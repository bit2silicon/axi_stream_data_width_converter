==> flow/design.v <==
`timescale 1ns / 1ps
module axis_width_upsizer # (
    parameter integer C_S00_AXIS_TDATA_WIDTH = 4,
    parameter integer C_M00_AXIS_TDATA_WIDTH = 16,
    parameter integer NUM_OF_BEATS = C_M00_AXIS_TDATA_WIDTH / C_S00_AXIS_TDATA_WIDTH
  )
  (
    input wire aclk,
    input wire aresetn,                  
    input wire [C_S00_AXIS_TDATA_WIDTH-1:0] S_AXIS_TDATA,
    input wire        S_AXIS_TVALID,     
    input wire        S_AXIS_TLAST,      
    output wire       S_AXIS_TREADY,     
    output wire [C_M00_AXIS_TDATA_WIDTH-1:0] M_AXIS_TDATA,
    output wire         M_AXIS_TVALID,   
    output wire         M_AXIS_TLAST,    
    input wire          M_AXIS_TREADY    
  );
  localparam integer IDLE = 0,
             COLLECT = 1,
             SEND_OUTPUT = 2;
  reg [C_S00_AXIS_TDATA_WIDTH-1:0]  buffer [0:NUM_OF_BEATS-1];
  reg [2:0]   count;
  reg         m_tvalid, m_tlast;
  reg [1:0]   curr_state, next_state;
  reg last_beat_seen;
  integer i;
  reg [C_M00_AXIS_TDATA_WIDTH-1:0] data_to_send_on_M_TDATA;
  wire AXIS_HANDSHAKE;
  assign AXIS_HANDSHAKE = S_AXIS_TVALID && S_AXIS_TREADY;
  assign M_AXIS_TDATA  = data_to_send_on_M_TDATA;
  assign M_AXIS_TLAST  = M_AXIS_TVALID && m_tlast;
  assign M_AXIS_TVALID = m_tvalid;
  assign S_AXIS_TREADY = (curr_state == IDLE || curr_state==COLLECT);
  always@(posedge aclk)
  begin
    if(!aresetn)
      curr_state <= IDLE;
    else
      curr_state <= next_state;
  end
  always@(*)
  begin
    case(curr_state)
      IDLE:
      begin
        if(AXIS_HANDSHAKE)
          next_state = S_AXIS_TLAST ? SEND_OUTPUT : COLLECT;
        else
          next_state = IDLE;
      end
      COLLECT:
      begin
        if(S_AXIS_TVALID && (count==NUM_OF_BEATS-1 || S_AXIS_TLAST))
          next_state = SEND_OUTPUT;
        else
          next_state = COLLECT;
      end
      SEND_OUTPUT:
      begin
        if(M_AXIS_TREADY)
          next_state = IDLE;
        else
          next_state = SEND_OUTPUT;
      end
      default:
        next_state = 'hx;
    endcase
  end
  always@(posedge aclk)
  begin
    if(!aresetn)
      last_beat_seen <= 0;
    else
    begin
      case(curr_state)
        IDLE:
        begin
          m_tlast <= 0;
          if(S_AXIS_TVALID)
          begin
            last_beat_seen <= S_AXIS_TLAST;
          end
        end
        COLLECT:
        begin
          if(S_AXIS_TVALID)
          begin
            last_beat_seen <= S_AXIS_TLAST;
          end
        end
        SEND_OUTPUT:
        begin
          m_tlast <= last_beat_seen;
          if(M_AXIS_TREADY && last_beat_seen)   
            last_beat_seen <= 1'b0;
        end
      endcase
    end
  end
  always@(posedge aclk)
  begin
    if(!aresetn)
      count<=0;
    else
    begin
      case(curr_state)
        IDLE:
        begin
          if(AXIS_HANDSHAKE && !S_AXIS_TLAST)
            count <= count + 1;
          else
            count <= count;
        end
        COLLECT:
        begin
          if(AXIS_HANDSHAKE && !S_AXIS_TLAST)
            count <= count + 1;
          else
            count <= count;
        end
        SEND_OUTPUT:
        begin
          count <= 0;
        end
      endcase
    end
  end
  always@(posedge aclk)
  begin
    if(!aresetn)
      for(i=0; i<=NUM_OF_BEATS; i=i+1)
        buffer[i] <= 0;
    else
    begin
      case(curr_state)
        IDLE:
        begin
          for(i=0; i<=NUM_OF_BEATS; i=i+1)
            buffer[i] <= 0;
          if(AXIS_HANDSHAKE)
            buffer[count] <= S_AXIS_TDATA;
          else
            buffer[count] <= buffer[count];
        end
        COLLECT:
        begin
          if(AXIS_HANDSHAKE)
            buffer[count] <= S_AXIS_TDATA;
          else
            buffer[count] <= buffer[count];
        end
      endcase
    end
  end
  always@(posedge aclk)
  begin
    if(!aresetn)
    begin
      m_tvalid <= 0;
      data_to_send_on_M_TDATA <= 0;
    end
    else
    begin
      case(curr_state)
        SEND_OUTPUT:
        begin
          m_tvalid <= 1;
          for(i=0; i<NUM_OF_BEATS; i=i+1)
          begin
            data_to_send_on_M_TDATA[i*C_S00_AXIS_TDATA_WIDTH +: C_S00_AXIS_TDATA_WIDTH] <= buffer[i];
          end
        end
        default:
        begin
          m_tvalid <= 0;
          data_to_send_on_M_TDATA <= data_to_send_on_M_TDATA;
        end
      endcase
    end
  end
endmodule
======== Step by step through the tools: axis_width_upsizer ========
What the tools print for axis_width_upsizer, step after step.
Lines are those of the file above, counted from 1.
Library cell names are shortened.
Not given: -
inputs
  top ..................................... axis_width_upsizer
  clock ................................... aclk
  library ................................. sky130hd
  library corner .......................... tt_025C_1v80

======== Elaborated design ========
Source: Yosys, flattened and elaborated, memories not mapped. Widths are those after wreduce. Print and check cells do not count.
Memory sizes are those after Yosys's memory passes, which may raise the word count (mostly to a power of two), join words into wider ones and drop unused or constant bits.
operators by class
  add/subtract/negate cells ............... 1
  equal/unequal tests ..................... 7
  mux-type cells .......................... 42
  bitwise operators ....................... 8
  reduce/logical cells .................... 19
operators with widths
  cell                                                    number
  two-way mux 4 bit                                       15
  two-way mux 1 bit                                       16
  two-way mux 2 bit                                       6
  parallel mux 3 bit (select 2 bit)                       1
  parallel mux 2 bit (select 3 bit)                       1
  OR 1 bit                                                5
  logical AND 1 bit                                       5
  zero test 1 bit                                         5
  inequality test 2 x 1 -> 1 bit (second input constant)  2
  AND reduction 2 bit                                     2
  parallel mux 1 bit (select 2 bit)                       2
  adder 3 x 1 -> 3 bit (second input constant)            1
  == test 3 x 2 -> 1 bit (second input constant)          1
  AND reduction 3 bit                                     1
  nonzero test 3 bit                                      1
  two-way mux 3 bit                                       1
  AND 1 bit                                               2
  logical OR 1 bit                                        2
  == test 2 x 1 -> 1 bit (second input constant)          1
  == test 2 bit (both inputs constant)                    1
  == test 2 bit (second input constant)                   1
  inequality test 2 bit (second input constant)           1
  zero test 2 bit                                         1
  nonzero test 2 bit                                      1
  OR reduction 2 bit                                      1
  inverter 1 bit                                          1
word-level totals
  flip-flop bits (word level) ............. 8
  RAM bits ................................ 16
  memory cells ............................ 1
  bits of input ports ..................... 9
  output and inout bits ................... 19
  word-level cells ........................ 83
memories
  name    depth  bits a word  RTL line  RTL
  buffer  4      4            22        reg [C_S00_AXIS_TDATA_WIDTH-1:0]  buffer [0:NUM_OF_BEATS-1];

======== Depth ========
Depth = most cells in a row (Yosys ltp): at word level without a register or memory, in the mapped netlist without a sequential cell, where the memories' decode and read muxes count.
depth
  depth after elaboration ................. 9
  ABC_AREA ................................ 0
  depth in mapped cells ................... 5
  mapped depth without buffers ............ 5

======== Mapped cells and area ========
Yosys stat after the flow's synthesis: flattened, memories mapped to cells. It holds for the ABC_AREA given above (unset counts as 0); a run with the other value may have another netlist.
mapped netlist
  cell count .............................. 173
  synthesis area .......................... 1880.6 um2
  area of sequential cells ................ 1031.0 um2
  flip-flops .............................. 43
  buffer cells ............................ 7
cells by type
  cell      number  total area (um2)
  dfxtp_1   26      520.499
  edfxtp_1  17      510.49
  mux2i_1   16      160.154
  nor2b_1   19      118.864
  nor3_1    17      85.082
  nand2_1   20      75.072
  mux2_2    6       67.565
  ha_1      5       62.56
  o22ai_1   8       50.048
  inv_1     7       26.275
  buf_2     5       25.024
  nand2b_1  4       25.024
  a211oi_1  2       15.014
  nor2_1    4       15.014
  o21a_1    2       15.014
  o21a_4    1       15.014
  and2_1    2       12.512
  o2111a_1  1       11.261
Other cell types: 9; their cells: 11.

======== Worst setup path after synthesis ========
Path of least setup slack by OpenSTA after synthesis, without wires, with an ideal clock, recovery checks aside; 20% of the period is set as input and as output delay. Where synthesis merged equal registers, the netlist keeps one of their names.
path after synthesis
  path type ............................... reg2reg
  from .................................... reg (name not given)
  to ...................................... mem buffer[0][1]
  clock period ............................ 1.54 ns
  setup time .............................. 0.266 ns
  time at the first pin ................... 0.000 ns
  data arrival time ....................... 1.118 ns
  required time ........................... 1.274 ns
  path slack .............................. 0.156 ns
  delay of the path ....................... 1.384 ns
  stages on the path ...................... 5
  buffers on the path ..................... 1
  period reached after synthesis .......... 1.384 ns
"delay of the path" is the arrival time less input delay plus setup time.
"stages on the path" counts driving pins, that of a launching flip-flop among them; a cell with two outputs on the path counts twice.
"period reached after synthesis" = period - worst setup slack (recovery checks aside). The figure is calculated, with input and output delays left at 20% of the set period.
between the ends, after synthesis
  cells stage by stage .................... dfxtp_1 > buf_2 > mux2_2 > o22ai_1 > nor3_1
ends and longest elaborated chain, after synthesis
  item       RTL line  RTL
  to (decl)  22        reg [C_S00_AXIS_TDATA_WIDTH-1:0]  buffer [0:NUM_OF_BEATS-1];
Chain of elaborated cells between the ends: none given.

======== Worst path after layout ========
From the final timing report of job 1: the path of least setup slack in the routed layout; clock arrival at registers is part of the times.
path after layout
  path type ............................... reg2out
  from .................................... reg curr_state
  to ...................................... out S_AXIS_TREADY
  clock period ............................ 1.95 ns
  external output delay ................... 0.39 ns
  time at the first pin ................... 0.35 ns
  data arrival time ....................... 1.45 ns
  required time ........................... 1.56 ns
  path slack .............................. 0.11 ns
  stages on the path ...................... 4
  buffers on the path ..................... 1
An end named without its bit number is one bit of that signal or, where synthesis recoded a state register, one of its new flip-flops.
between the ends, after layout
  cells stage by stage .................... dfxtp_1 > nor2_1 > inv_1 > clkdlybuf4s50_1
ends and longest elaborated chain, after layout
  item           RTL line  RTL
  from (decl)    25        reg [1:0]   curr_state, next_state;
  from (assign)  38        curr_state <= IDLE;
  from (assign)  40        curr_state <= next_state;
  to (decl)      13        output wire       S_AXIS_TREADY,
Chain of elaborated cells between the ends: none given.

FLOW RESULTS
============

2 stored runs of axis_width_upsizer in the flow (synthesis by Yosys, layout by OpenROAD, sky130hd cells), in arbitrary order. Constraints: input delay and output delay 20% of the set period each, output load 0.01 pF.
"achieved period": clock period set for the run, less the worst setup slack. It is reckoned from that one timing run; input and output delays stay at 20% of the period that was set.
"time of the worst setup path" means the part of the period allowed to the worst setup path (the constraints hold back 20% at inputs and 20% at outputs) less its slack; where the path has registers, the arrival times of their clocks count too.
"total design power" is the tool's figure for a default switching activity; nothing was simulated.

======== job 1 ========
==> flow/run.sh <==
#!/bin/bash
# the make line also repeats the synthesis and layout settings of config.mk as NAME=value (left out here)
make -C /OpenROAD-flow-scripts/flow DESIGN_CONFIG=/design/flow/config.mk WORK_HOME=/design/flow/orfs CLKGATE_MAP_FILE= finish
==> flow/config.mk <==
export PLATFORM = sky130hd
export DESIGN_NAME = axis_width_upsizer
export DESIGN_NICKNAME = axis_width_upsizer
export VERILOG_FILES = /design/flow/design.v
export SDC_FILE = /design/flow/constraint.sdc
export NUM_CORES = 4
export LEC_CHECK = 0
export CAP_MARGIN = 20
export CELL_PAD_IN_SITES_GLOBAL_PLACEMENT = 0
export CORE_MARGIN = 2
export CORE_UTILIZATION = 65
export CTS_CLUSTER_SIZE = 11
export GPL_ROUTABILITY_DRIVEN = 1
export GPL_TIMING_DRIVEN = 1
export PLACE_DENSITY_LB_ADDON = 0.2
export SLEW_MARGIN = 10
export TNS_END_PERCENT = 10
==> flow/constraint.sdc <==
create_clock -name core_clock -period 1.95 [get_ports {aclk}]
set_input_delay 0.3900 -clock core_clock [delete_from_list [all_inputs] [get_ports {aclk}]]
set_output_delay 0.3900 -clock core_clock [all_outputs]
set_load 0.01 [all_outputs]

-------- measured, job 1 --------
  worst-case hold slack ................... 0.480 ns
  worst setup slack after layout .......... 0.107 ns
  mapped cell area after synthesis ........ 1880.6 um2
  standard-cell area of the final layout .. 2285.9 um2
  overall die area ........................ 3339.7 um2
  time of the worst setup path ............ 1.45 ns
  critical path kind ...................... reg2out
  total design power ...................... 0.001778 W
  sum of negative setup slack ............. 0.000 ns
  utilization in the final report ......... 82.9 %
  achieved period ......................... 1.843 ns

======== job 2 ========
==> flow/run.sh <==
#!/bin/bash
# the make line also repeats the synthesis and layout settings of config.mk as NAME=value (left out here)
make -C /OpenROAD-flow-scripts/flow DESIGN_CONFIG=/design/flow/config.mk WORK_HOME=/design/flow/orfs CLKGATE_MAP_FILE= finish
==> flow/config.mk <==
export PLATFORM = sky130hd
export DESIGN_NAME = axis_width_upsizer
export DESIGN_NICKNAME = axis_width_upsizer
export VERILOG_FILES = /design/flow/design.v
export SDC_FILE = /design/flow/constraint.sdc
export NUM_CORES = 4
export LEC_CHECK = 0
export CAP_MARGIN = 20
export CORE_MARGIN = 2
export CORE_UTILIZATION = 40
export SLEW_MARGIN = 20
==> flow/constraint.sdc <==
create_clock -name core_clock -period 2.25 [get_ports {aclk}]
set_input_delay 0.4500 -clock core_clock [delete_from_list [all_inputs] [get_ports {aclk}]]
set_output_delay 0.4500 -clock core_clock [all_outputs]
set_load 0.01 [all_outputs]

-------- measured, job 2 --------
  worst-case hold slack ................... 0.472 ns
  worst setup slack after layout .......... 0.216 ns
  mapped cell area after synthesis ........ 1880.6 um2
  standard-cell area of the final layout .. 2279.7 um2
  overall die area ........................ 5265.7 um2
  time of the worst setup path ............ 1.58 ns
  critical path kind ...................... reg2out
  total design power ...................... 0.001511 W
  sum of negative setup slack ............. 0.000 ns
  utilization in the final report ......... 51.3 %
  achieved period ......................... 2.034 ns
